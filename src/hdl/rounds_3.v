==> flow/design.v <==
module key_ext_unrolled#(
   parameter integer SIZE_STATE = 160,
   parameter integer SIZE_KEY = 128
) (
   input wire [SIZE_KEY-1:0] key,
   input wire [2:0] rnd_cnt,
   output wire [SIZE_STATE-1:0] key_ext_upper,
   output wire [SIZE_STATE-1:0] key_ext_lower
);
reg [SIZE_STATE-1:0] i_key_ext_upper;
reg [SIZE_STATE-1:0] i_key_ext_lower;
always @* begin
   if (rnd_cnt == 0) begin
      i_key_ext_upper = {
         key[127:126], 3'd0,
         key[125:124], 3'd0,
         key[123:122], 3'd0,
         key[121:120], 3'd0,
         key[119:118], 3'd0,
         key[117:116], 3'd0,
         key[115:114], 3'd0,
         key[113:112], 3'd0,
         key[111:110], 3'd0,
         key[109:108], 3'd0,
         key[107:106], 3'd0,
         key[105:104], 3'd0,
         key[103:102], 3'd0,
         key[101:100], 3'd0,
         key[99:98], 3'd0,
         key[97:96], 3'd0,
         key[95:94], 3'd0,
         key[93:92], 3'd0,
         key[91:90], 3'd0,
         key[89:88], 3'd0,
         key[87:86], 3'd0,
         key[85:84], 3'd0,
         key[83:82], 3'd0,
         key[81:80], 3'd0,
         key[79:78], 3'd0,
         key[77:76], 3'd0,
         key[75:74], 3'd0,
         key[73:72], 3'd0,
         key[71:70], 3'd0,
         key[69:68], 3'd0,
         key[67:66], 3'd0,
         key[65:64], 3'd0
      };
      i_key_ext_lower = {
         key[63:62], 3'd0,
         key[61:60], 3'd0,
         key[59:58], 3'd0,
         key[57:56], 3'd0,
         key[55:54], 3'd0,
         key[53:52], 3'd0,
         key[51:50], 3'd0,
         key[49:48], 3'd0,
         key[47:46], 3'd0,
         key[45:44], 3'd0,
         key[43:42], 3'd0,
         key[41:40], 3'd0,
         key[39:38], 3'd0,
         key[37:36], 3'd0,
         key[35:34], 3'd0,
         key[33:32], 3'd0,
         key[31:30], 3'd0,
         key[29:28], 3'd0,
         key[27:26], 3'd0,
         key[25:24], 3'd0,
         key[23:22], 3'd0,
         key[21:20], 3'd0,
         key[19:18], 3'd0,
         key[17:16], 3'd0,
         key[15:14], 3'd0,
         key[13:12], 3'd0,
         key[11:10], 3'd0,
         key[9:8], 3'd0,
         key[7:6], 3'd0,
         key[5:4], 3'd0,
         key[3:2], 3'd0,
         key[1:0], 3'd0
      };
   end else begin
      i_key_ext_upper = 0;
      i_key_ext_lower = 0;
   end
end
assign key_ext_upper = i_key_ext_upper;
assign key_ext_lower = i_key_ext_lower;
endmodule
module mix_groups#(
   parameter integer SIZE_STATE = 160
) (
   input wire [SIZE_STATE-1:0] in,
   output wire [SIZE_STATE-1:0] out
);
localparam integer GROUP_SIZE = SIZE_STATE/8;
assign out = {
   in[8*GROUP_SIZE-1:7*GROUP_SIZE],
   in[4*GROUP_SIZE-1:3*GROUP_SIZE],
   in[7*GROUP_SIZE-1:6*GROUP_SIZE],
   in[3*GROUP_SIZE-1:2*GROUP_SIZE],
   in[6*GROUP_SIZE-1:5*GROUP_SIZE],
   in[2*GROUP_SIZE-1:1*GROUP_SIZE],
   in[5*GROUP_SIZE-1:4*GROUP_SIZE],
   in[1*GROUP_SIZE-1:0*GROUP_SIZE]
};
endmodule
module perm#(
   parameter integer PERM_SIZE = 40
) (
   input wire [PERM_SIZE-1:0] in,
   output wire [PERM_SIZE-1:0] out
);
generate
   if (PERM_SIZE == 30) begin
      assign out = {
         in[29-6]  ^ in[29-22],
         in[29-16] ^ in[29-8],
         in[29-0]  ^ in[29-18],
         in[29-15],
         in[29-1],
         in[29-7]  ^ in[29-27],
         in[29-20] ^ in[29-13],
         in[29-2]  ^ in[29-23],
         in[29-21],
         in[29-11],
         in[29-12] ^ in[29-17],
         in[29-26] ^ in[29-3],
         in[29-10] ^ in[29-28],
         in[29-25],
         in[29-5],
         in[29-2]  ^ in[29-27],
         in[29-21] ^ in[29-9],
         in[29-11] ^ in[29-24],
         in[29-16],
         in[29-0],
         in[29-7]  ^ in[29-17],
         in[29-15] ^ in[29-14],
         in[29-1]  ^ in[29-29],
         in[29-20],
         in[29-10],
         in[29-12] ^ in[29-25],
         in[29-22] ^ in[29-4],
         in[29-5]  ^ in[29-19],
         in[29-26],
         in[29-6]
      };
   end
   if (PERM_SIZE == 40) begin
      assign out = {
         in[39-22] ^ in[39-2],
         in[39-35] ^ in[39-8],
         in[39-16] ^ in[39-28],
         in[39-10],
         in[39-31],
         in[39-20] ^ in[39-7],
         in[39-27] ^ in[39-13],
         in[39-1]  ^ in[39-33],
         in[39-15],
         in[39-36],
         in[39-25] ^ in[39-12],
         in[39-32] ^ in[39-18],
         in[39-6]  ^ in[39-38],
         in[39-0],
         in[39-21],
         in[39-37] ^ in[39-17],
         in[39-26] ^ in[39-3],
         in[39-11] ^ in[39-23],
         in[39-5],
         in[39-30],
         in[39-27] ^ in[39-17],
         in[39-30] ^ in[39-9],
         in[39-0]  ^ in[39-24],
         in[39-11],
         in[39-35],
         in[39-32] ^ in[39-2],
         in[39-36] ^ in[39-14],
         in[39-5]  ^ in[39-29],
         in[39-16],
         in[39-20],
         in[39-37] ^ in[39-7],
         in[39-21] ^ in[39-19],
         in[39-10] ^ in[39-34],
         in[39-1],
         in[39-25],
         in[39-22] ^ in[39-12],
         in[39-31] ^ in[39-4],
         in[39-15] ^ in[39-39],
         in[39-6],
         in[39-26]
      };
   end
endgenerate
endmodule
module round#(
   parameter integer SIZE_STATE = 160,
   parameter integer PERM_SIZE = 40
) (
   input wire [3:0] rnd_const,
   input wire [SIZE_STATE-1:0] in,
   output wire [SIZE_STATE-1:0] out
);
localparam integer N_GRPS_SBOX = SIZE_STATE/5;
localparam integer N_GRPS_PERM = SIZE_STATE/PERM_SIZE;
wire [SIZE_STATE-1:0] i_state [4:0];
assign i_state[0] = in;
wire [SIZE_STATE-1:0] rnd_const_ext = {N_GRPS_SBOX{1'b0, rnd_const}};
assign i_state[1] = i_state[0] ^ rnd_const_ext;
genvar I_SBOX;
generate
   for (I_SBOX=0; I_SBOX<N_GRPS_SBOX; I_SBOX=I_SBOX+1) begin: sbox
      sbox inst (
         .in (i_state[1][(I_SBOX+1)*5-1:I_SBOX*5]),
         .out(i_state[2][(I_SBOX+1)*5-1:I_SBOX*5])
      );
   end
endgenerate
genvar I_PERM;
generate
   for (I_PERM=0; I_PERM<N_GRPS_PERM; I_PERM=I_PERM+1) begin: perm
      perm #(
         .PERM_SIZE(PERM_SIZE)
      ) inst (
         .in (i_state[2][(I_PERM+1)*PERM_SIZE-1:I_PERM*PERM_SIZE]),
         .out(i_state[3][(I_PERM+1)*PERM_SIZE-1:I_PERM*PERM_SIZE])
      );
   end
endgenerate
mix_groups #(
   .SIZE_STATE(SIZE_STATE)
) inst (
   .in(i_state[3]),
   .out(i_state[4])
);
assign out = i_state[4];
endmodule
module sbox(
   input wire [4:0] in,
   output wire [4:0] out
);
reg [4:0] i_out;
always @* begin
   case (in)
      5'b00000: i_out = 5'b00000;
      5'b00001: i_out = 5'b00100;
      5'b00010: i_out = 5'b01110;
      5'b00011: i_out = 5'b01001;
      5'b00100: i_out = 5'b01101;
      5'b00101: i_out = 5'b01011;
      5'b00110: i_out = 5'b11110;
      5'b00111: i_out = 5'b11011;
      5'b01000: i_out = 5'b11100;
      5'b01001: i_out = 5'b10100;
      5'b01010: i_out = 5'b10011;
      5'b01011: i_out = 5'b11000;
      5'b01100: i_out = 5'b10111;
      5'b01101: i_out = 5'b11101;
      5'b01110: i_out = 5'b00101;
      5'b01111: i_out = 5'b01100;
      5'b10000: i_out = 5'b01111;
      5'b10001: i_out = 5'b10001;
      5'b10010: i_out = 5'b01000;
      5'b10011: i_out = 5'b10101;
      5'b10100: i_out = 5'b00011;
      5'b10101: i_out = 5'b11111;
      5'b10110: i_out = 5'b11001;
      5'b10111: i_out = 5'b00110;
      5'b11000: i_out = 5'b10000;
      5'b11001: i_out = 5'b00010;
      5'b11010: i_out = 5'b10110;
      5'b11011: i_out = 5'b00111;
      5'b11100: i_out = 5'b11010;
      5'b11101: i_out = 5'b01010;
      5'b11110: i_out = 5'b00001;
      5'b11111: i_out = 5'b10010;
      default: i_out = 5'b00000;
   endcase
end
assign out = i_out;
endmodule
module rounds_3#(
   parameter integer SIZE_STATE = 160,
   parameter integer SIZE_KEY = 128,
   parameter integer PERM_SIZE = 40
) (
   input wire clk,
   input wire load,
   input wire next,
   input wire [SIZE_KEY-1:0] key,  
   output wire busy,
   output wire [SIZE_STATE-1:0] state_out
);
   reg [SIZE_STATE-1:0] state;
   reg [5:0] rnd_const_lfsr;
   reg [2:0] rnd_cnt;
   reg i_busy;
   wire [SIZE_STATE-1:0] rnd_in_xor_value [1:0];
   wire [SIZE_STATE-1:0] rnd_in [2:0];
   wire [SIZE_STATE-1:0] rnd_out [2:0];
   key_ext_unrolled #(
      .SIZE_STATE(SIZE_STATE),
      .SIZE_KEY(SIZE_KEY)
   ) key_ext_inst (
      .key(key),
      .rnd_cnt(rnd_cnt),
      .key_ext_upper(rnd_in_xor_value[0]),
      .key_ext_lower(rnd_in_xor_value[1])
   );
   always @(posedge clk) begin
      if (load || next || i_busy) begin
         rnd_const_lfsr <= {
            rnd_const_lfsr[2:0],
            rnd_const_lfsr[3]^rnd_const_lfsr[0],
            rnd_const_lfsr[3]^rnd_const_lfsr[0]^rnd_const_lfsr[2],
            rnd_const_lfsr[3]^rnd_const_lfsr[0]^rnd_const_lfsr[2]^rnd_const_lfsr[1]
         };
      end else begin
         rnd_const_lfsr <= 6'b1000_11;
      end
   end
   genvar I_RND;
   generate
      for (I_RND=0; I_RND<3; I_RND=I_RND+1) begin: round
         round #(
            .SIZE_STATE(SIZE_STATE),
            .PERM_SIZE(PERM_SIZE)
         ) rnd_inst (
            .rnd_const(rnd_const_lfsr[5-I_RND-:4]),
            .in(rnd_in[I_RND]),
            .out(rnd_out[I_RND])
         );
      end
   endgenerate
   assign rnd_in[0] = (load ? 0 : state) ^ rnd_in_xor_value[0];
   assign rnd_in[1] = rnd_out[0] ^ rnd_in_xor_value[1];
   assign rnd_in[2] = rnd_out[1];
   always @(posedge clk) begin
      if (load || next) begin
         state <= rnd_out[2];
         rnd_cnt <= 1;
         i_busy <= 1;
      end else if (i_busy) begin
         state <= rnd_out[2];
         if (rnd_cnt == 3'h4) begin
            rnd_cnt <= 0;
            i_busy <= 0;
         end else begin
            rnd_cnt <= rnd_cnt+1;
         end
      end else begin
         rnd_cnt <= 0;
      end
   end
   assign busy = i_busy;
   assign state_out = state;
endmodule
### From RTL to reports: rounds_3

The steps from the RTL of rounds_3 to its reports follow in flow order.
Line numbers count from 1 in the design file above.
Operators carry their Yosys type and port widths (W data, S select, Z words).
Library cell names are shortened.
Not given: n/a

| inputs | value |
|---|---|
| top | rounds_3 |
| clock input | clk |
| cell library | sky130hd |
| corner | tt_025C_1v80 |

### Word level

Counts by Yosys on the flattened word-level netlist (proc, flatten, opt, wreduce; memories kept). Register bits leave out memories and registers merged into their read ports (data or address). Print and check cells are left out. Cells with the same type and inputs are merged into one.
Yosys's memory passes give these memory sizes; they may raise the number of words (mostly to a power of two), join words into wider ones and drop unused or constant bits.

| word-level totals | value |
|---|---|
| flip-flop bits (word level) | 170 |
| latch bits | 0 |
| memory bits (writable) | 0 |
| memory bits (read-only) | 15,360 |
| word width x clocked read ports | 0 |
| memories kept | 96 |
| input bits | 131 |
| output and inout bits | 161 |

Memories:

| memory | words | width | rd ports | wr ports | line | text |
|---|---|---|---|---|---|---|
| (name not given) | 32 | 5 | 1 | 0 | 243 | `case (in)` |
| (name not given) | 32 | 5 | 1 | 0 | 243 |  |
| (name not given) | 32 | 5 | 1 | 0 | 243 |  |
| (name not given) | 32 | 5 | 1 | 0 | 243 |  |
| (name not given) | 32 | 5 | 1 | 0 | 243 |  |
| (name not given) | 32 | 5 | 1 | 0 | 243 |  |

Memories not listed: 90.

| operators by class | value |
|---|---|
| add/subtract/negate cells | 1 |
| $mul | 0 |
| div/mod/pow operators | 0 |
| order comparisons | 0 |
| eq/ne operators | 1 |
| shifts and indexed selects | 0 |
| muxes and demuxes | 9 |
| bitwise gates (word level) | 297 |
| reduce/logical cells | 5 |

Operator list:

| kind | number |
|---|---|
| $mux W160 | 5 |
| $xor A160 B159 Y160 | 3 |
| $xor A160 B160 Y160 | 2 |
| $xor A1 B1 Y1 | 291 |
| $mux W1 | 4 |
| $add A3 B1 Y3 const B | 1 |
| $eq A3 B3 Y1 const B | 1 |
| $logic_not A3 Y1 | 1 |
| $reduce_or A3 Y1 | 1 |
| $logic_or A1 B1 Y1 | 2 |
| $reduce_bool A2 Y1 | 1 |
| $not A1 Y1 | 1 |

### Logic depth

Depth = most cells in a row (Yosys ltp): at word level without a register or memory, in the mapped netlist without a sequential cell, where the memories' decode and read muxes count.

| logic depth | value |
|---|---|
| word-level depth | 4 |
| ABC_AREA | 0 |
| gate-level depth with buffers | 28 |
| gate-level depth less buffers | 25 |

### After synthesis

Yosys stat after the flow's synthesis: flattened, memories mapped to cells. It holds for the ABC_AREA given above (unset counts as 0); a run with the other value may have another netlist.
The area totals of this step are shown rounded.

| synthesis totals | value |
|---|---|
| mapped cells | 6,094 |
| chip area (Yosys) | 0.05101 mm^2 |
| flip-flop cells | 170 |
| buffers | 346 |

Cell types:

| cell | number | total area (um^2) |
|---|---|---|
| ha_1 | 512 | 6.41E+03 |
| xnor2_1 | 716 | 6.27E+03 |
| mux2i_1 | 495 | 4.95E+03 |
| edfxtp_1 | 160 | 4.8E+03 |
| xnor3_1 | 112 | 2.52E+03 |
| xor2_1 | 199 | 1.74E+03 |
| inv_1 | 372 | 1.4E+03 |
| o21ai_0 | 274 | 1.37E+03 |
| a21oi_1 | 270 | 1.35E+03 |
| nand2_1 | 360 | 1.35E+03 |
| nor2_1 | 358 | 1.34E+03 |
| nor2b_1 | 177 | 1.11E+03 |
| xnor2_2 | 64 | 1.04E+03 |
| mux2_2 | 91 | 1.02E+03 |
| mux4_2 | 39 | 878.342 |
| buf_2 | 159 | 795.763 |
| nand2b_1 | 127 | 794.512 |
| nor3_1 | 137 | 685.658 |

Other cell types: 96; their cells: 1472.
By module: a second synthesis without flattening, with its own total; a netlist apart from the flattened one above.

| unflattened totals | value |
|---|---|
| cells (unflattened synthesis) | 7,153 |
| area (unflattened synthesis) | 0.05688 mm^2 |

Rows give one instance, submodules left out.

By module:

| module | instances | cells | area (mm^2) | sequential area (mm^2) |
|---|---|---|---|---|
| sbox | 96 | 49 | 0.0003353 | 0 |
| rounds_3 | 1 | 694 | 0.009072 | 0.005005 |
| round | 3 | 144 | 0.001406 | 0 |
| perm (PERM_SIZE=40) | 12 | 40 | 0.0003303 | 0 |
| key_ext_unrolled | 1 | 363 | 0.00383 | 0 |
| mix_groups (SIZE_STATE=160) | 3 | 160 | 0.001201 | 0 |

### Worst setup path after synthesis

OpenSTA on the mapped netlist: ideal clock, no wires. The path of least setup slack (recovery checks aside). Input and output delay are each 20% of the period. Register names are those of the netlist, which keeps one name where synthesis merged equal registers.

| timing path after synthesis | value |
|---|---|
| path kind | input-to-reg |
| start point | in load |
| end point | reg state[112] |
| period | 9.55 ns |
| input delay | 1.910 ns |
| library setup time | 0.268 ns |
| launch time at the first pin | 1.910 ns |
| arrival | 7.414 ns |
| setup slack | 1.868 ns |
| delay of the path | 5.772 ns |
| stages | 23 |
| path buffers | 3 |
| period reached after synthesis | 7.682 ns |

"delay of the path" is the arrival time less input delay plus setup time.
"stages": output pins that drive a net of the path, with the launching flip-flop's if there is one; two outputs of one cell count as two.
"period reached after synthesis" is the clock period less the worst setup slack; recovery checks do not enter. This is arithmetic on one report: input and output delays are still those of the set period (20% each).
Between the ends stands the longest chain of elaborated cells between them, by number of cells; it is not shown to be the way that was timed. Of several equally long chains one is given.
A line is the first line of the expression or statement that the cell stems from. Yosys adds cells for indexed reads and writes and turns some case tables into memories.
A memory read counts as a cell of the chain, while the word-level depth stops at memories.
The path ends at the data pin of a flip-flop with enable; ways to the enable are not counted.

| on the way, after synthesis | value |
|---|---|
| path through | clkbuf_2 > buf_2 > buf_2 > nor2b_1 > xnor2_1 > inv_1 > ha_1 > and2b_1 > nor2_1 > a221o_1 > o22ai_1 > xnor2_1 > xnor2_1 > inv_1 > ha_1 > or4_1 > and3b_1 > xor2_1 > inv_1 > ha_1 > mux4_2 > a211oi_1 > xor2_1 |
| cells in the longest elaborated chain | 14 |

RTL lines, path after synthesis:

| what | line | text |
|---|---|---|
| start, declared | 287 | `input wire load,` |
| $mux W160 | 334 | `assign rnd_in[0] = (load ? 0 : state) ^ rnd_in_xor_value[0];` |
| $xor A160 B160 Y160 | 334 |  |
| $xor A160 B159 Y160 | 208 | `assign i_state[1] = i_state[0] ^ rnd_const_ext;` |
| $mem_v2 Z32 W5 | 243 | `case (in)` |
| $xor A1 B1 Y1 | 153 | `in[39-16] ^ in[39-28],` |
| $xor A160 B160 Y160 | 335 | `assign rnd_in[1] = rnd_out[0] ^ rnd_in_xor_value[1];` |
| $xor A160 B159 Y160 | 208 |  |
| $mem_v2 Z32 W5 | 243 |  |
| $xor A1 B1 Y1 | 158 | `in[39-1]  ^ in[39-33],` |
| $xor A160 B159 Y160 | 208 |  |
| $mem_v2 Z32 W5 | 243 |  |
| $xor A1 B1 Y1 | 178 | `in[39-5]  ^ in[39-29],` |
| $mux W160 | 342 | `end else if (i_busy) begin` |
| $mux W160 | 338 | `if (load \|\| next) begin` |
| end, assigned | 339 | `state <= rnd_out[2];` |
| end, assigned | 343 | `state <= rnd_out[2];` |
| end, declared | 293 | `reg [SIZE_STATE-1:0] state;` |

### Path in the finished layout

From the final timing report of entry A: the path of least setup slack in the routed layout; clock arrival at registers is part of the times.

| timing path after layout | value |
|---|---|
| path kind | reg-to-reg |
| start point | reg rnd_const_lfsr[2] |
| end point | reg state[22] |
| period | 6.44 ns |
| library setup time | 0.25 ns |
| launch time at the first pin | 0.53 ns |
| arrival | 6.67 ns |
| setup slack | 0.03 ns |
| stages | 22 |
| path buffers | 7 |

Between the ends stands the longest chain of elaborated cells between them, by number of cells; it is not shown to be the way that was timed. Of several equally long chains one is given.
A memory read counts as a cell of the chain, while the word-level depth stops at memories.

| on the way, after layout | value |
|---|---|
| path through | dfxtp_2 > buf_8 > buf_4 > buf_4 > buf_4 > buf_2 > buf_2 > a21oi_1 > o22ai_1 > a21oi_1 > o21ai_0 > xnor2_4 > nor4b_2 > a311o_2 > xor2_4 > inv_2 > ha_1 > a21oi_2 > a22oi_2 > xor2_2 > buf_4 > xnor2_1 |
| cells in the longest elaborated chain | 12 |

RTL lines, path after layout:

| what | line | text |
|---|---|---|
| start, declared | 294 | `reg [5:0] rnd_const_lfsr;` |
| start, assigned | 311 | `rnd_const_lfsr <= {` |
| start, assigned | 318 | `rnd_const_lfsr <= 6'b1000_11;` |
| $xor A160 B159 Y160 | 208 | `assign i_state[1] = i_state[0] ^ rnd_const_ext;` |
| $mem_v2 Z32 W5 | 243 | `case (in)` |
| $xor A1 B1 Y1 | 168 | `in[39-11] ^ in[39-23],` |
| $xor A160 B160 Y160 | 335 | `assign rnd_in[1] = rnd_out[0] ^ rnd_in_xor_value[1];` |
| $xor A160 B159 Y160 | 208 |  |
| $mem_v2 Z32 W5 | 243 |  |
| $xor A1 B1 Y1 | 188 | `in[39-15] ^ in[39-39],` |
| $xor A160 B159 Y160 | 208 |  |
| $mem_v2 Z32 W5 | 243 |  |
| $xor A1 B1 Y1 | 188 |  |
| $mux W160 | 342 | `end else if (i_busy) begin` |
| $mux W160 | 338 | `if (load \|\| next) begin` |
| end, assigned | 339 | `state <= rnd_out[2];` |
| end, assigned | 343 | `state <= rnd_out[2];` |
| end, declared | 293 | `reg [SIZE_STATE-1:0] state;` |

## Implementation results

Top module rounds_3; platform sky130hd; tools Yosys and OpenROAD; 2 stored runs in no particular order. Input and output delays are each 20% of the period that was set; the output load is 0.01 pF.
"clock period reached": clock period set for the run, less the worst setup slack. It is reckoned from that one timing run; input and output delays stay at 20% of the period that was set.
The results are shown rounded.
Among the settings, - means not set for that run.

| stored run | period_ns | CORE_UTILIZATION | SETUP_SLACK_MARGIN | PLACE_DENSITY_LB_ADDON | CORE_MARGIN | ABC_AREA | GPL_TIMING_DRIVEN | GPL_ROUTABILITY_DRIVEN | CTS_CLUSTER_SIZE | SLEW_MARGIN | CAP_MARGIN | PLACE_DENSITY | CELL_PAD_IN_SITES_GLOBAL_PLACEMENT | CELL_PAD_IN_SITES_DETAIL_PLACEMENT | setup slack of the worst path (ns) | lowest hold slack (ns) | synthesized cell area (mm^2) | standard-cell area after layout (mm^2) | die size (mm^2) | clock period reached (ns) | final setup TNS (ns) |
|---|---|---|---|---|---|---|---|---|---|---|---|---|---|---|---|---|---|---|---|---|---|
| entry A | 6.44 | 30 | 0.16 | 0.19 | 7 | 0 | 0 | 0 | 23 | 35 | 20 | - | - | - | 0.032 | 0.496 | 0.05101 | 0.07146 | 0.1818 | 6.408 | 0.000 |
| entry B | 12.3 | 31 | 1.77 | - | 2 | - | - | 0 | - | 20 | 20 | 0.61 | 0 | 2 | 1.437 | 0.483 | 0.05101 | 0.05653 | 0.1678 | 10.863 | 0.000 |
